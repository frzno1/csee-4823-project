==> flow/design.v <==
`timescale 1ns/1ps
module ALU(X, B, R, y, valid_in, clk);
    input [15:0] X, B;
    input clk;
    input R;
	input valid_in;   
    output reg [38:0] y;
    wire [38:0] multiplier_out;
    wire [38:0] adder_out;
    multiplier multiplier (.A(X), .B(B), .Out(multiplier_out));
    addern adder (.X(multiplier_out), .Y(y), .S(adder_out), .valid_in(valid_in), .clk(clk));   
    always @(posedge clk) begin
        if (R) 
            y <= 39'b0;   
        else
            y <= adder_out;   
    end
endmodule
module multiplier(A,B,Out);
	input wire [15:0]A,B;
	output wire [38:0]Out;
	assign Out[31:0] = A * B;
	assign Out[38:32] = {7{Out[31]}};
endmodule
module addern(X, Y, S, valid_in, clk);
    parameter n = 38;  
    input wire [n:0] X, Y;
    input wire valid_in, clk;
    output wire [n:0] S;
	assign S = valid_in ? X + Y : Y;
endmodule
### From RTL to reports: ALU

Tool output for the design above, in the order of the flow.
Line numbers count from 1 in the design file above.
Operators carry their Yosys type and port widths (W data, S select, Z words).
Cell names lack the library's common part.
The mark -- stands for no value.

| design | value |
|---|---|
| top | ALU |
| clock port | clk |
| cell library | sky130hd |
| timing corner | tt_025C_1v80 |

### Word level

Yosys after proc, flatten, opt, wreduce and memory -nomap, before mapping. Enables and synchronous resets that opt folds into registers are not counted as muxes. Memory bits, and registers merged into a memory's read port (data or address), are not among the register bits. Print and check cells are not counted. Equal cells are merged and count once.

| bit counts | value |
|---|---|
| output and inout port bits | 39 |
| input bits | 35 |
| elaborated cells | 3 |
| bits in registers | 39 |

| cells by class | value |
|---|---|
| multiply operators | 1 |
| add/subtract/negate cells | 1 |

Operators by type and width:

| cell | number |
|---|---|
| $mul A16 B16 Y32 | 1 |
| $add A39 B39 Y39 | 1 |

### Depth

Longest topological path by Yosys (ltp), each cell counted once; first at word level (registers and memories cut), then after technology mapping (sequential cells cut; the memories' decode and read muxes count).

| logic depth | value |
|---|---|
| depth in word-level cells | 2 |
| ABC_AREA | 0 |
| depth in mapped cells | 33 |
| depth with buffers taken out | 32 |

### After synthesis

The flow's flattened synthesis, as Yosys stat reports it; memories are mapped. The netlist is that of the ABC_AREA named above (0 if unset); the other value can give another one.

Cell types:

| type | number | area in all (um^2) |
|---|---|---|
| fa_1 | 195 | 3.9E+03 |
| ha_1 | 145 | 1,814.24 |
| inv_1 | 242 | 908.371 |
| dfxtp_1 | 39 | 780.749 |
| and2_1 | 119 | 744.464 |
| nand2_1 | 185 | 694.416 |
| a21o_1 | 45 | 337.824 |
| xnor2_1 | 35 | 306.544 |
| a21oi_1 | 57 | 285.274 |
| nor2_1 | 67 | 251.491 |
| mux2i_1 | 21 | 210.202 |
| xor2_1 | 21 | 183.926 |
| clkbuf_1 | 47 | 176.419 |
| o21ai_0 | 29 | 145.139 |
| o21bai_1 | 13 | 97.594 |
| o21a_1 | 11 | 82.579 |
| a211oi_1 | 10 | 75.072 |
| a31oi_1 | 12 | 75.072 |

Not listed: further types 47, cells in them 121.

| synthesis totals | value |
|---|---|
| buffers | 56 |
| mapped cells | 1,414 |
| flip-flops | 39 |
| chip area (Yosys) | 11,956.5 um^2 |
| sequential part of the area | 780.7 um^2 |

By module: a second synthesis without flattening, with its own total; a netlist apart from the flattened one above.

| second synthesis, totals | value |
|---|---|
| cells (unflattened synthesis) | 1,435 |
| area total of the unflattened synthesis | 12,333.1 um^2 |

Each row is one instance without its submodules.

By module:

| module | area (um^2) | seq. area (um^2) | cells | instances |
|---|---|---|---|---|
| multiplier | 8,673.3 | 0.0 | 1,002 | 1 |
| addern | 2,585.0 | 0.0 | 351 | 1 |
| ALU | 1,074.8 | 780.7 | 82 | 1 |

### Worst setup path after synthesis

OpenSTA on the mapped netlist: ideal clock, no wires. The path of least setup slack (recovery checks aside). Input and output delay are each 20% of the period. Register names are those of the netlist, which keeps one name where synthesis merged equal registers.

| path after synthesis | value |
|---|---|
| path type | input -> register |
| start point | input B[1] |
| end point | register y[38] |
| input delay | 1.882 ns |
| setup slack | -0.294 ns |
| period | 9.41 ns |
| delay of the path | 7.822 ns |
| data required time | 9.287 ns |
| buffers on the path | 1 |
| driving pins on the path | 30 |
| setup time | 0.123 ns |
| launch time at the first pin | 1.882 ns |
| arrival time | 9.581 ns |
| synthesis period reached | 9.704 ns |

"delay of the path" is the arrival time less input delay plus setup time.
"driving pins on the path" counts driving pins, that of a launching flip-flop among them; a cell with two outputs on the path counts twice.
"synthesis period reached" = period - worst setup slack (recovery checks aside). The figure is calculated, with input and output delays left at 20% of the set period.
The rows between start and end are the longest chain of elaborated cells between them; the timing report does not say that the signal goes this way. Where chains are equally long, one stands for them.
A line is the first line of the expression or statement that the cell stems from. Yosys adds cells for indexed reads and writes and turns some case tables into memories.

| between the ends, after synthesis | value |
|---|---|
| cells stage by stage | clkbuf_1 nand2_1 fa_1 fa_1 fa_1 inv_1 fa_1 fa_1 inv_1 fa_1 inv_1 ha_1 a21o_1 a21o_1 a21o_1 a31o_2 a22o_1 o311a_1 a221o_1 a21oi_1 xnor2_1 ha_1 a21oi_1 o21bai_1 or3b_2 a2111oi_2 a211oi_1 a31oi_1 mux2_2 mux2_1 |
| length of the longest elaborated chain | 2 |
| elaborated cells on any way between the ends | 2 |
| RTL lines with such cells | 2 |
| those cells by class | add/sub: 1; mul: 1 |

Ends and longest elaborated chain, after synthesis:

| element | RTL line | text |
|---|---|---|
| start: declaration | 3 | `input [15:0] X, B;` |
| $mul A16 B16 Y32 | 22 | `assign Out[31:0] = A * B;` |
| $add A39 B39 Y39 | 30 | `assign S = valid_in ? X + Y : Y;` |
| end: assignment | 14 | `y <= 39'b0;` |
| end: assignment | 16 | `y <= adder_out;` |
| end: declaration | 7 | `output reg [38:0] y;` |

### Timing after layout

Path of least setup slack in the final report of record 1 (OpenROAD, finished layout, wires in). Where an end is a register, its clock arrival counts in the times.

| path after layout | value |
|---|---|
| path type | input -> register |
| start point | input B[8] |
| end point | register y[38] |
| data required time | 11.98 ns |
| launch time at the first pin | 2.36 ns |
| buffers on the path | 2 |
| input delay | 2.36 ns |
| period | 11.8 ns |
| setup time | 0.11 ns |
| setup slack | 0.80 ns |
| arrival time | 11.18 ns |
| driving pins on the path | 33 |

The rows between start and end are the longest chain of elaborated cells between them; the timing report does not say that the signal goes this way. Where chains are equally long, one stands for them.

| between the ends, after layout | value |
|---|---|
| cells stage by stage | clkdlybuf4s50_1 nand2_1 fa_1 inv_1 fa_1 inv_1 fa_1 inv_1 fa_1 fa_1 inv_1 fa_1 inv_1 ha_1 and3_1 and4_1 nand3_1 o21ai_0 buf_4 nand3_1 a21boi_0 a2111oi_0 o21bai_1 xor2_1 ha_1 inv_1 o21bai_1 or3b_2 a2111oi_2 a211oi_1 a31oi_1 mux2_2 mux2_1 |
| length of the longest elaborated chain | 2 |
| elaborated cells on any way between the ends | 2 |
| RTL lines with such cells | 2 |
| those cells by class | add/sub: 1; mul: 1 |

Ends and longest elaborated chain, after layout:

| element | RTL line | text |
|---|---|---|
| start: declaration | 3 | `input [15:0] X, B;` |
| $mul A16 B16 Y32 | 22 | `assign Out[31:0] = A * B;` |
| $add A39 B39 Y39 | 30 | `assign S = valid_in ? X + Y : Y;` |
| end: assignment | 14 | `y <= 39'b0;` |
| end: assignment | 16 | `y <= adder_out;` |
| end: declaration | 7 | `output reg [38:0] y;` |

Record of 2 stored runs of the RTL-to-layout flow on ALU, platform sky130hd. The runs are unordered. Constraints: input delay and output delay 20% of the set period each, output load 0.01 pF.
"achieved clock period" is the run's clock period less its worst setup slack. It is reckoned from that one timing run; input and output delays stay at 20% of the period that was set.
"time on the worst setup path" means the part of the period allowed to the worst setup path (the constraints hold back 20% at inputs and 20% at outputs) less its slack; where the path has registers, the arrival times of their clocks count too.

#### Record 1

| setting | value |
|---|---|
| period_ns | `11.8` |
| CAP_MARGIN | `20` |
| CORE_MARGIN | `2` |
| CORE_UTILIZATION | `40` |
| SLEW_MARGIN | `20` |

| result | value |
|---|---|
| worst hold slack in the final report | 0.496 ns |
| full die area | 31,290.1 um^2 |
| setup slack of the worst path | 0.800 ns |
| standard-cell area after routing | 13,246.5 um^2 |
| time on the worst setup path | 8.64 ns |
| type of the worst setup path | input -> register |
| utilization | 0.448 |
| achieved clock period | 11.000 ns |
| chip area after synthesis (Yosys) | 11,956.5 um^2 |
| sum of negative setup slack | 0.000 ns |

#### Record 2

| setting | value |
|---|---|
| period_ns | `10.3` |
| CORE_UTILIZATION | `33` |
| PLACE_DENSITY | `0.47` |
| CORE_ASPECT_RATIO | `0.61` |
| CELL_PAD_IN_SITES_DETAIL_PLACEMENT | `1` |
| TNS_END_PERCENT | `55` |
| ABC_AREA | `1` |
| GPL_ROUTABILITY_DRIVEN | `0` |
| CTS_CLUSTER_SIZE | `94` |
| CTS_CLUSTER_DIAMETER | `215` |
| MIN_ROUTING_LAYER | `met2` |
| CAP_MARGIN | `20` |
| CORE_MARGIN | `2` |
| SLEW_MARGIN | `20` |

| result | value |
|---|---|
| worst hold slack in the final report | 0.574 ns |
| full die area | 40,895.5 um^2 |
| setup slack of the worst path | 0.402 ns |
| standard-cell area after routing | 14,491.4 um^2 |
| time on the worst setup path | 7.84 ns |
| type of the worst setup path | input -> register |
| utilization | 0.376 |
| achieved clock period | 9.898 ns |
| chip area after synthesis (Yosys) | 12,951.2 um^2 |
| sum of negative setup slack | 0.000 ns |
